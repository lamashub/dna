==> flow/design.v <==
module Delay (
	input clk,
	input logic signed [0:11] a1,b1,c1,d1,e1,f1,g1,
	output logic signed [0:11] a2,b2,c2,d2,e2,f2,g2
);
logic counter=1'b0;
always_ff @(posedge clk) begin
counter<=counter+1;
if(counter==1)begin
a2 <= a1;
b2 <= b1;
c2 <= c1;
d2 <= d1;
e2 <= e1;
f2 <= f1;
g2 <= g1;
end
end
endmodule
module FF(
	input clk,
	input logic signed [0:11] D,
	output logic signed [0:11] Q
);
always_ff @(posedge clk) begin
		Q <= D;
end
endmodule
module Ix(
	input logic signed [0:11]Mjk, 
	input logic signed [0:11]Ixy, 
	input logic signed [0:11]Iyz, 
	input logic signed [0:11]Ixz, 
	input logic signed [0:11]Ix, 
	input logic signed [0:11]Iy, 
	input logic signed [0:11]Iz, 
	output logic signed [0:11]Ix_out
);
parameter G0 = 2;
parameter GE = 1;
logic signed [0:11] element1, element2, element3, element4, element5,element6,element7;
assign element1 = Mjk-2*G0;
assign element2 = Ixy-G0-GE;
assign element3 = Iyz-2*G0;
assign element4 = Ixz-G0-GE;
assign element5 = Ix-2*GE;
assign element6 = Iy-G0-GE;
assign element7 = Iz-G0-GE;
max7 Ix1(.a(element1),.b(element2),.c(element3),.d(element4),.e(element5),.f(element6),.g(element7),.maxout(Ix_out));
endmodule
module Ixy(
	input logic signed [0:1]Score2AB,  
	input logic signed [0:11]Mk, 
	input logic signed [0:11]Ixy, 
	input logic signed [0:11]Iyz, 
	input logic signed [0:11]Ixz, 
	input logic signed [0:11]Ix, 
	input logic signed [0:11]Iy, 
	input logic signed [0:11]Iz, 
	output logic signed [0:11]Ixy_out
);
parameter G0 = 2;
parameter GE = 1;
logic signed [0:11] element1, element2, element3, element4, element5,element6,element7;
assign element1 = Mk-G0+Score2AB;
assign element2 = Ixy-GE+Score2AB;
assign element3 = Iyz-G0+Score2AB;
assign element4 = Ixz-G0+Score2AB;
assign element5 = Ix-GE+Score2AB;
assign element6 = Iy-GE+Score2AB;
assign element7 = Iz-G0+Score2AB;
max7 Ixy1(.a(element1),.b(element2),.c(element3),.d(element4),.e(element5),.f(element6),.g(element7),.maxout(Ixy_out));
endmodule
module Ixz(
	input logic signed [0:1]Score2AC,  
	input logic signed [0:11]Mj, 
	input logic signed [0:11]Ixy, 
	input logic signed [0:11]Iyz, 
	input logic signed [0:11]Ixz, 
	input logic signed [0:11]Ix, 
	input logic signed [0:11]Iy, 
	input logic signed [0:11]Iz, 
	output logic signed [0:11]Ixz_out
);
parameter G0 = 2;
parameter GE = 1;
logic signed [0:11] element1, element2, element3, element4, element5,element6,element7;
assign element1 = Mj-G0+Score2AC;
assign element2 = Ixy-G0+Score2AC;
assign element3 = Iyz-G0+Score2AC;
assign element4 = Ixz-GE+Score2AC;
assign element5 = Ix-GE+Score2AC;
assign element6 = Iy-G0+Score2AC;
assign element7 = Iz-GE+Score2AC;
max7 Ixz1(.a(element1),.b(element2),.c(element3),.d(element4),.e(element5),.f(element6),.g(element7),.maxout(Ixz_out));
endmodule
module Iy(
	input logic signed [0:11]Mik, 
	input logic signed [0:11]Ixy, 
	input logic signed [0:11]Iyz, 
	input logic signed [0:11]Ixz, 
	input logic signed [0:11]Ix, 
	input logic signed [0:11]Iy, 
	input logic signed [0:11]Iz, 
	output logic signed [0:11]Iy_out
);
parameter G0 = 2;
parameter GE = 1;
logic signed [0:11] element1, element2, element3, element4, element5,element6,element7;
assign element1 = Mik-2*G0;
assign element2 = Ixy-G0-GE;
assign element3 = Iyz-G0-GE;
assign element4 = Ixz-2*G0;
assign element5 = Ix-G0-GE;
assign element6 = Iy-2*GE;
assign element7 = Iz-G0-GE;
max7 Iy1(.a(element1),.b(element2),.c(element3),.d(element4),.e(element5),.f(element6),.g(element7),.maxout(Iy_out));
endmodule
module Iyz(
	input logic signed [0:1]Score2BC,  
	input logic signed [0:11]Mi, 
	input logic signed [0:11]Ixy, 
	input logic signed [0:11]Iyz, 
	input logic signed [0:11]Ixz, 
	input logic signed [0:11]Ix, 
	input logic signed [0:11]Iy, 
	input logic signed [0:11]Iz, 
	output logic signed [0:11]Iyz_out
);
parameter G0 = 2;
parameter GE = 1;
logic signed [0:11] element1, element2, element3, element4, element5,element6,element7;
assign element1 = Mi-G0+Score2BC;
assign element2 = Ixy-G0+Score2BC;
assign element3 = Iyz-GE+Score2BC;
assign element4 = Ixz-G0+Score2BC;
assign element5 = Ix-G0+Score2BC;
assign element6 = Iy-GE+Score2BC;
assign element7 = Iz-GE+Score2BC;
max7 Iyz1(.a(element1),.b(element2),.c(element3),.d(element4),.e(element5),.f(element6),.g(element7),.maxout(Iyz_out));
endmodule
module Iz(
	input logic signed [0:11]Mij, 
	input logic signed [0:11]Ixy, 
	input logic signed [0:11]Iyz, 
	input logic signed [0:11]Ixz, 
	input logic signed [0:11]Ix, 
	input logic signed [0:11]Iy, 
	input logic signed [0:11]Iz, 
	output logic signed [0:11]Iz_out
);
parameter G0 = 2;
parameter GE = 1;
logic signed [0:11] element1, element2, element3, element4, element5,element6,element7;
assign element1 = Mij-2*G0;
assign element2 = Ixy-2*G0;
assign element3 = Iyz-G0-GE;
assign element4 = Ixz-G0-GE;
assign element5 = Ix-G0-GE;
assign element6 = Iy-G0-GE;
assign element7 = Iz-2*GE;
max7 Iz1(.a(element1),.b(element2),.c(element3),.d(element4),.e(element5),.f(element6),.g(element7),.maxout(Iz_out));
endmodule
module M(
	input logic signed [0:2]Score3ABC,  
	input logic signed [0:11]M, 
	input logic signed [0:11]Ixy, 
	input logic signed [0:11]Iyz, 
	input logic signed [0:11]Ixz, 
	input logic signed [0:11]Ix, 
	input logic signed [0:11]Iy, 
	input logic signed [0:11]Iz, 
	output logic signed [0:11]M_out
);
logic signed [0:11] element1, element2, element3, element4, element5,element6,element7;
assign element1 = M+Score3ABC;
assign element2 = Ixy+Score3ABC;
assign element3 = Iyz+Score3ABC;
assign element4 = Ixz+Score3ABC;
assign element5 = Ix+Score3ABC;
assign element6 = Iy+Score3ABC;
assign element7 = Iz+Score3ABC;
max7 M1(.a(element1),.b(element2),.c(element3),.d(element4),.e(element5),.f(element6),.g(element7),.maxout(M_out));
endmodule
module PE1(
	input logic CLK,
	input logic signed [0:6][0:11] Ix_in,
	input logic signed [0:6][0:11] Ixy_in,
	input logic signed [0:6][0:11] Ixz_in,
	input logic signed [0:6][0:11] Iy_in,
	input logic signed [0:6][0:11] Iyz_in,
	input logic signed [0:6][0:11] Iz_in,
	input logic signed [0:6][0:11] M_in,
	input logic signed [0:1] Score2AB,
	input logic signed [0:1] Score2AC,
	input logic signed [0:1] Score2BC,
	input logic signed [0:2] Score3ABC,
	output logic signed [0:11] Final_score,
	output logic signed [0:6][0:11] PE_OUT
);
logic signed [0:6][0:11] Delay1_out;
logic signed [0:6][0:11] Delay2_out;
logic signed [0:6][0:11] Delay3_out;
logic signed [0:6][0:11] Delay4_out;
logic signed [0:6][0:11] Delay5_out;
logic signed [0:6][0:11] Delay6_out;
logic signed [0:6][0:11] Delay7_out;
logic signed [0:11] M_out;
logic signed [0:11] Ix_out;
logic signed [0:11] Iy_out;
logic signed [0:11] Iz_out;
logic signed [0:11] Ixy_out;
logic signed [0:11] Iyz_out;
logic signed [0:11] Ixz_out;
logic signed [0:11] FF8_in;
logic signed [0:6][0:11] pe_out;  
logic signed [0:11] final_score;
Delay Delay1(.clk(CLK),.a1(Iyz_in[0]),.b1(Iyz_in[1]),.c1(Iyz_in[2]),.d1(Iyz_in[3]),.e1(Iyz_in[4]),.f1(Iyz_in[5]),.g1(Iyz_in[6]),.a2(Delay1_out[0]),.b2(Delay1_out[1]),.c2(Delay1_out[2]),.d2(Delay1_out[3]),.e2(Delay1_out[4]),.f2(Delay1_out[5]),.g2(Delay1_out[6]));
Delay Delay2(.clk(CLK),.a1(M_in[0]),.b1(M_in[1]),.c1(M_in[2]),.d1(M_in[3]),.e1(M_in[4]),.f1(M_in[5]),.g1(M_in[6]),.a2(Delay2_out[0]),.b2(Delay2_out[1]),.c2(Delay2_out[2]),.d2(Delay2_out[3]),.e2(Delay2_out[4]),.f2(Delay2_out[5]),.g2(Delay2_out[6]));
Delay Delay3(.clk(CLK),.a1(Delay2_out[0]),.b1(Delay2_out[1]),.c1(Delay2_out[2]),.d1(Delay2_out[3]),.e1(Delay2_out[4]),.f1(Delay2_out[5]),.g1(Delay2_out[6]),.a2(Delay3_out[0]),.b2(Delay3_out[1]),.c2(Delay3_out[2]),.d2(Delay3_out[3]),.e2(Delay3_out[4]),.f2(Delay3_out[5]),.g2(Delay3_out[6]));
Delay Delay4(.clk(CLK),.a1(Ixy_in[0]),.b1(Ixy_in[1]),.c1(Ixy_in[2]),.d1(Ixy_in[3]),.e1(Ixy_in[4]),.f1(Ixy_in[5]),.g1(Ixy_in[6]),.a2(Delay4_out[0]),.b2(Delay4_out[1]),.c2(Delay4_out[2]),.d2(Delay4_out[3]),.e2(Delay4_out[4]),.f2(Delay4_out[5]),.g2(Delay4_out[6]));
Delay Delay5(.clk(CLK),.a1(Ixz_in[0]),.b1(Ixz_in[1]),.c1(Ixz_in[2]),.d1(Ixz_in[3]),.e1(Ixz_in[4]),.f1(Ixz_in[5]),.g1(Ixz_in[6]),.a2(Delay5_out[0]),.b2(Delay5_out[1]),.c2(Delay5_out[2]),.d2(Delay5_out[3]),.e2(Delay5_out[4]),.f2(Delay5_out[5]),.g2(Delay5_out[6]));
Ix Ix1(.Mjk(Ix_in[0]),.Ixy(Ix_in[1]),.Iyz(Ix_in[2]),.Ixz(Ix_in[3]),.Ix(Ix_in[4]),.Iy(Ix_in[5]),.Iz(Ix_in[6]),.Ix_out(Ix_out));
Iyz Iyz1(.Score2BC(Score2BC),.Mi(Delay1_out[0]),.Ixy(Delay1_out[1]),.Iyz(Delay1_out[2]),.Ixz(Delay1_out[3]),.Ix(Delay1_out[4]),.Iy(Delay1_out[5]),.Iz(Delay1_out[6]),.Iyz_out(Iyz_out));
M M1(.Score3ABC(Score3ABC),.M(Delay3_out[0]),.Ixy(Delay3_out[1]),.Iyz(Delay3_out[2]),.Ixz(Delay3_out[3]),.Ix(Delay3_out[4]),.Iy(Delay3_out[5]),.Iz(Delay3_out[6]),.M_out(M_out));
Iy Iy1(.Mik(Iy_in[0]),.Ixy(Iy_in[1]),.Iyz(Iy_in[2]),.Ixz(Iy_in[3]),.Ix(Iy_in[4]),.Iy(Iy_in[5]),.Iz(Iy_in[6]),.Iy_out(Iy_out));
Ixy Ixy1(.Score2AB(Score2AB),.Mk(Delay4_out[0]),.Ixy(Delay4_out[1]),.Iyz(Delay4_out[2]),.Ixz(Delay4_out[3]),.Ix(Delay4_out[4]),.Iy(Delay4_out[5]),.Iz(Delay4_out[6]),.Ixy_out(Ixy_out));
Iz Iz1(.Mij(Iz_in[0]),.Ixy(Iz_in[1]),.Iyz(Iz_in[2]),.Ixz(Iz_in[3]),.Ix(Iz_in[4]),.Iy(Iz_in[5]),.Iz(Iz_in[6]),.Iz_out(Iz_out));
Ixz Ixz1(.Score2AC(Score2AC),.Mj(Delay5_out[0]),.Ixy(Delay5_out[1]),.Iyz(Delay5_out[2]),.Ixz(Delay5_out[3]),.Ix(Delay5_out[4]),.Iy(Delay5_out[5]),.Iz(Delay5_out[6]),.Ixz_out(Ixz_out));
max7 max77(.a(M_out),.b(Ix_out),.c(Iy_out),.d(Iz_out),.e(Ixy_out),.f(Iyz_out),.g(Ixz_out),.maxout(FF8_in));
FF FF1(.clk(CLK),.D(Ix_out),.Q(PE_OUT[4]));
FF FF2(.clk(CLK),.D(Iyz_out),.Q(PE_OUT[2]));
FF FF3(.clk(CLK),.D(M_out),.Q(PE_OUT[0]));
FF FF4(.clk(CLK),.D(Iy_out),.Q(PE_OUT[5]));
FF FF5(.clk(CLK),.D(Ixy_out),.Q(PE_OUT[1]));
FF FF6(.clk(CLK),.D(Iz_out),.Q(PE_OUT[6]));
FF FF7(.clk(CLK),.D(Ixz_out),.Q(PE_OUT[3]));
FF FF8(.clk(CLK),.D(FF8_in),.Q(Final_score));
endmodule
module max7(
	input logic signed [0:11] a,b,c,d,e,f,g,
	output logic signed [0:11] maxout 
);
logic signed [0:11] max1, max2, max3, max4, max5;
assign max1 = (signed'(a) > signed'(b)) ? signed'(a) : signed'(b);
assign max2 = (signed'(c) > signed'(d)) ? signed'(c) : signed'(d);
assign max3 = (signed'(e) > signed'(f)) ? signed'(e) : signed'(f);
assign max4 = (signed'(max1) > signed'(max2)) ? signed'(max1) : signed'(max2);
assign max5 = (signed'(max3) > signed'(g)) ? signed'(max3) : signed'(g);
assign maxout = (signed'(max4) > signed'(max5)) ? signed'(max4): signed'(max5);
endmodule
# Tool chain data of PE1
# The steps from the RTL of PE1 to its reports follow in flow order.
# Lines are those of the file above, counted from 1.
# A cell with - has no value.
[design] top="PE1" clock="CLK" cell_library="sky130hd" pvt_corner="tt_025C_1v80"

# Elaborated design
# Source: Yosys, flattened and elaborated, memories not mapped. Widths are those after wreduce; folded enables and synchronous resets count as part of the registers. Registers that Yosys merges into a memory's read port (data or address) are not register bits. Print and check cells do not count. Equal cells are merged and count once.
[word_totals] out_inout_bits=96 inputBits=598 reg_bits=521 elab_cells=231
[op_classes] compare=48 muxes=48 add_sub_neg=87
[op_table] cell="12-bit greater-than comparator" count=48
[op_table] cell="12-bit 2-to-1 mux" count=48
[op_table] cell="12-bit by 3-bit subtractor with 12-bit output (second input constant)" count=27
[op_table] cell="12-bit by 2-bit adder with 12-bit output" count=21
[op_table] cell="12-bit by 2-bit subtractor with 12-bit output (second input constant)" count=21
[op_table] cell="12-bit by 3-bit adder with 12-bit output" count=7
[op_table] cell="12-bit by 4-bit subtractor with 12-bit output (second input constant)" count=6
[op_table] cell="1-bit adder (second input constant)" count=5

# Logic depth
# Longest topological path by Yosys (ltp), each cell counted once; first at word level (registers and memories cut), then after technology mapping (sequential cells cut; the memories' decode and read muxes count).
[depth] depth_word=14 abc_area=0 mapped_depth=111 ltp_nobuf=107

# After synthesis
# Yosys stat after the flow's synthesis: flattened, memories mapped to cells. It holds for the ABC_AREA given above (unset counts as 0); a run with the other value may have another netlist.
# The area totals of this step are shown rounded.
[types] cell_type="sky130_fd_sc_hd__ha_1" count=1079
[types] cell_type="sky130_fd_sc_hd__edfxtp_1" count=420
[types] cell_type="sky130_fd_sc_hd__inv_1" count=1132
[types] cell_type="sky130_fd_sc_hd__xnor2_1" count=346
[types] cell_type="sky130_fd_sc_hd__a21oi_1" count=577
[types] cell_type="sky130_fd_sc_hd__dfxtp_1" count=101
[types] cell_type="sky130_fd_sc_hd__mux2i_1" count=168
[types] cell_type="sky130_fd_sc_hd__nor2_1" count=399
[types] cell_type="sky130_fd_sc_hd__o21ai_0" count=243
[types] cell_type="sky130_fd_sc_hd__xor2_1" count=133
[types] cell_type="sky130_fd_sc_hd__o21a_1" count=128
[types] cell_type="sky130_fd_sc_hd__o21bai_1" count=126
[types] cell_type="sky130_fd_sc_hd__mux2_2" count=72
[types] cell_type="sky130_fd_sc_hd__nor2b_1" count=118
[types] cell_type="sky130_fd_sc_hd__nand2_1" count=192
[types] cell_type="sky130_fd_sc_hd__nand2b_1" count=107
[types] cell_type="sky130_fd_sc_hd__a21o_1" count=85
[types] cell_type="sky130_fd_sc_hd__nor3_1" count=118
# Not listed: further types 84, cells in them 711.
[mapped] sequential_area_mm2=0.015 flip_flops=521 buffers=72 area_mm2=0.055 cell_count=6255
# By module: a second synthesis without flattening, with its own total; a netlist apart from the flattened one above.
[hier_totals] hier_cells=6769 area_unflattened_mm2=0.06
# Rows give one instance, submodules left out.
[by_module] module="max7" seq_area_mm2=0 cells=408 instances=8 area_mm2=0.003
[by_module] module="Delay" seq_area_mm2=0.0025 cells=86 instances=5 area_mm2=0.0025
[by_module] module="Ixy" seq_area_mm2=0 cells=682 instances=1 area_mm2=0.0049
[by_module] module="Iyz" seq_area_mm2=0 cells=675 instances=1 area_mm2=0.0049
[by_module] module="Ixz" seq_area_mm2=0 cells=691 instances=1 area_mm2=0.0049
[by_module] module="M" seq_area_mm2=0 cells=406 instances=1 area_mm2=0.0034
[by_module] module="FF" seq_area_mm2=0.00024 cells=12 instances=8 area_mm2=0.00024
[by_module] module="Ix" seq_area_mm2=0 cells=177 instances=1 area_mm2=0.0012
[by_module] module="Iy" seq_area_mm2=0 cells=174 instances=1 area_mm2=0.0012
[by_module] module="Iz" seq_area_mm2=0 cells=174 instances=1 area_mm2=0.0012
[by_module] module="PE1" seq_area_mm2=0 cells=0 instances=1 area_mm2=0

# Worst setup path after synthesis
# Source: OpenSTA report_checks on the synthesized netlist (no wires, ideal clock, input and output delay 20% of the period each), path of least setup slack; recovery checks are left aside. Register names are those of the netlist, which keeps one name where synthesis merged equal registers.
[synth_timing] kind="in2reg" from="in (no name shown)" to="reg FF8.Q[3]" launch_ps=5440 arrival_time_ps=21846 stages=101 n_path_buf=5 period_ps=27200 path_slack_ps=5259 required_ps=27105 delay_ps=16501 period_less_setup_slack_ps=21941
# "delay_ps" = arrival - input delay + setup time.
# "stages": output pins that drive a net of the path, with the launching flip-flop's if there is one; two outputs of one cell count as two.
# "period_less_setup_slack_ps" = period - worst setup slack (recovery checks aside). The figure is calculated, with input and output delays left at 20% of the set period.
# Between the ends stands the longest chain of elaborated cells between them, by number of cells; it is not shown to be the way that was timed. Of several equally long chains one is given.
# Each line given opens the expression or statement behind the cell; cells for indexed reads and writes are added by Yosys, which also makes memories of some case tables.
[synth_between] cell_sequence="sky130_fd_sc_hd__ha_1 -> sky130_fd_sc_hd__fa_1 -> sky130_fd_sc_hd__a21o_1 -> sky130_fd_sc_hd__a21oi_1 -> sky130_fd_sc_hd__o21bai_1 -> sky130_fd_sc_hd__a21oi_1 -> sky130_fd_sc_hd__o21bai_1 -> sky130_fd_sc_hd__a21oi_1 -> sky130_fd_sc_hd__o21bai_1 -> sky130_fd_sc_hd__a21oi_1 -> sky130_fd_sc_hd__xnor2_1 -> sky130_fd_sc_hd__inv_1 -> sky130_fd_sc_hd__ha_1 -> sky130_fd_sc_hd__nand4_1 -> sky130_fd_sc_hd__o31ai_1 -> sky130_fd_sc_hd__a21oi_1 -> sky130_fd_sc_hd__nor2_1 -> sky130_fd_sc_hd__mux2_2 -> [... 65 more ...] -> sky130_fd_sc_hd__ha_1 -> sky130_fd_sc_hd__nor2b_1 -> sky130_fd_sc_hd__o21a_1 -> sky130_fd_sc_hd__o21a_1 -> sky130_fd_sc_hd__o21ai_0 -> sky130_fd_sc_hd__nand2b_1 -> sky130_fd_sc_hd__a21oi_1 -> sky130_fd_sc_hd__nor2b_1 -> sky130_fd_sc_hd__o21ai_0 -> sky130_fd_sc_hd__nand2b_1 -> sky130_fd_sc_hd__a21oi_1 -> sky130_fd_sc_hd__nor2b_1 -> sky130_fd_sc_hd__o21ai_0 -> sky130_fd_sc_hd__a21oi_1 -> sky130_fd_sc_hd__a21oi_1 -> sky130_fd_sc_hd__clkbuf_1 -> sky130_fd_sc_hd__nor2_1 -> sky130_fd_sc_hd__a221oi_1" elab_chain_len=13 cells_between=25 lines_between=13 cone_classes="add/sub (7); compare (9); mux (9)"
[synth_lines] item="from (decl)" line=197
[synth_lines] item="12-bit by 3-bit adder with 12-bit output" line=176
[synth_lines] item="12-bit greater-than comparator" line=245 source="assign max1 = (signed'(a) > signed'(b)) ? signed'(a) : signed'(b);"
[synth_lines] item="12-bit 2-to-1 mux" line=245
[synth_lines] item="12-bit greater-than comparator" line=248 source="assign max4 = (signed'(max1) > signed'(max2)) ? signed'(max1) : signed'(max2);"
[synth_lines] item="12-bit 2-to-1 mux" line=248
[synth_lines] item="12-bit greater-than comparator" line=250 source="assign maxout = (signed'(max4) > signed'(max5)) ? signed'(max4): signed'(max5);"
[synth_lines] item="12-bit 2-to-1 mux" line=250
[synth_lines] item="12-bit greater-than comparator" line=245
[synth_lines] item="12-bit 2-to-1 mux" line=245
[synth_lines] item="12-bit greater-than comparator" line=248
[synth_lines] item="12-bit 2-to-1 mux" line=248
[synth_lines] item="12-bit greater-than comparator" line=250
[synth_lines] item="12-bit 2-to-1 mux" line=250
[synth_lines] item="to (assign)" line=26 source="Q <= D;"
[synth_lines] item="to (decl)" line=23 source="output logic signed [0:11] Q"

# Worst path after layout
# Path of least setup slack in the final report of flow run 1 (OpenROAD, finished layout, wires in). Where an end is a register, its clock arrival counts in the times.
# The report prints the path's times to 10 ps; the period is as set.
[layout_timing] kind="in2reg" from="in (no name shown)" to="reg FF8.Q[2]" required_ps=27230 stages=83 period_ps=26700 arrival_time_ps=24680 launch_ps=5340 path_slack_ps=2560 n_path_buf=3
# Between the ends stands the longest chain of elaborated cells between them, by number of cells; it is not shown to be the way that was timed. Of several equally long chains one is given.
[layout_between] cell_sequence="sky130_fd_sc_hd__clkdlybuf4s50_1 -> sky130_fd_sc_hd__inv_2 -> sky130_fd_sc_hd__buf_4 -> sky130_fd_sc_hd__ha_1 -> sky130_fd_sc_hd__inv_1 -> sky130_fd_sc_hd__ha_1 -> sky130_fd_sc_hd__a21oi_1 -> sky130_fd_sc_hd__o21bai_1 -> sky130_fd_sc_hd__a21oi_1 -> sky130_fd_sc_hd__o21bai_1 -> sky130_fd_sc_hd__a21oi_1 -> sky130_fd_sc_hd__o21bai_1 -> sky130_fd_sc_hd__a21oi_1 -> sky130_fd_sc_hd__xnor2_1 -> sky130_fd_sc_hd__inv_1 -> sky130_fd_sc_hd__ha_1 -> sky130_fd_sc_hd__nand3_1 -> sky130_fd_sc_hd__nor4_1 -> [... 47 more ...] -> sky130_fd_sc_hd__mux2i_1 -> sky130_fd_sc_hd__ha_1 -> sky130_fd_sc_hd__nor2b_1 -> sky130_fd_sc_hd__o21a_1 -> sky130_fd_sc_hd__o21a_1 -> sky130_fd_sc_hd__o21ai_0 -> sky130_fd_sc_hd__nand2b_1 -> sky130_fd_sc_hd__a21oi_1 -> sky130_fd_sc_hd__nor2b_1 -> sky130_fd_sc_hd__o21ai_0 -> sky130_fd_sc_hd__nand2b_1 -> sky130_fd_sc_hd__a21oi_1 -> sky130_fd_sc_hd__nor2b_1 -> sky130_fd_sc_hd__o21ai_0 -> sky130_fd_sc_hd__a21oi_1 -> sky130_fd_sc_hd__a21oi_1 -> sky130_fd_sc_hd__buf_4 -> sky130_fd_sc_hd__mux2_2" elab_chain_len=13 cells_between=25 lines_between=13 cone_classes="add/sub (7); compare (9); mux (9)"
[layout_lines] item="from (decl)" line=194
[layout_lines] item="12-bit by 2-bit adder with 12-bit output" line=65
[layout_lines] item="12-bit greater-than comparator" line=245 source="assign max1 = (signed'(a) > signed'(b)) ? signed'(a) : signed'(b);"
[layout_lines] item="12-bit 2-to-1 mux" line=245
[layout_lines] item="12-bit greater-than comparator" line=248 source="assign max4 = (signed'(max1) > signed'(max2)) ? signed'(max1) : signed'(max2);"
[layout_lines] item="12-bit 2-to-1 mux" line=248
[layout_lines] item="12-bit greater-than comparator" line=250 source="assign maxout = (signed'(max4) > signed'(max5)) ? signed'(max4): signed'(max5);"
[layout_lines] item="12-bit 2-to-1 mux" line=250
[layout_lines] item="12-bit greater-than comparator" line=247 source="assign max3 = (signed'(e) > signed'(f)) ? signed'(e) : signed'(f);"
[layout_lines] item="12-bit 2-to-1 mux" line=247
[layout_lines] item="12-bit greater-than comparator" line=249 source="assign max5 = (signed'(max3) > signed'(g)) ? signed'(max3) : signed'(g);"
[layout_lines] item="12-bit 2-to-1 mux" line=249
[layout_lines] item="12-bit greater-than comparator" line=250
[layout_lines] item="12-bit 2-to-1 mux" line=250
[layout_lines] item="to (assign)" line=26 source="Q <= D;"
[layout_lines] item="to (decl)" line=23 source="output logic signed [0:11] Q"

Subject: flow runs of PE1

Hi,

Top module PE1; platform sky130hd; tools Yosys and OpenROAD; 2 stored runs in no particular order. Input and output delays are each 20% of the period that was set; the output load is 0.01 pF.
The results are shown rounded.
[flow run 1] settings: period_ns=26.7, CORE_UTILIZATION=63, PLACE_DENSITY=0.76, CORE_ASPECT_RATIO=0.64, CELL_PAD_IN_SITES_GLOBAL_PLACEMENT=0, TNS_END_PERCENT=15, GPL_TIMING_DRIVEN=1, CTS_CLUSTER_SIZE=39, CTS_CLUSTER_DIAMETER=164, SLEW_MARGIN=20, MIN_ROUTING_LAYER=met1, CAP_MARGIN=20, CORE_MARGIN=2
[flow run 1] result: chip area after synthesis (Yosys) 0.055 mm2, die area 0.09 mm2, standard-cell area of the final layout 0.064 mm2, utilization 0.74, worst setup slack after layout 2600 ps, worst hold slack 440 ps
[flow run 2] settings: period_ns=37.2, CORE_UTILIZATION=71, SETUP_SLACK_MARGIN=3.39, PLACE_DENSITY=0.69, TNS_END_PERCENT=30, GPL_TIMING_DRIVEN=0, CTS_CLUSTER_SIZE=71, CAP_MARGIN=15, SLEW_MARGIN=20, MIN_ROUTING_LAYER=met2, MAX_ROUTING_LAYER=met4, CORE_MARGIN=2
[flow run 2] result: did not finish, routing stopped with GRT-0116

Regards
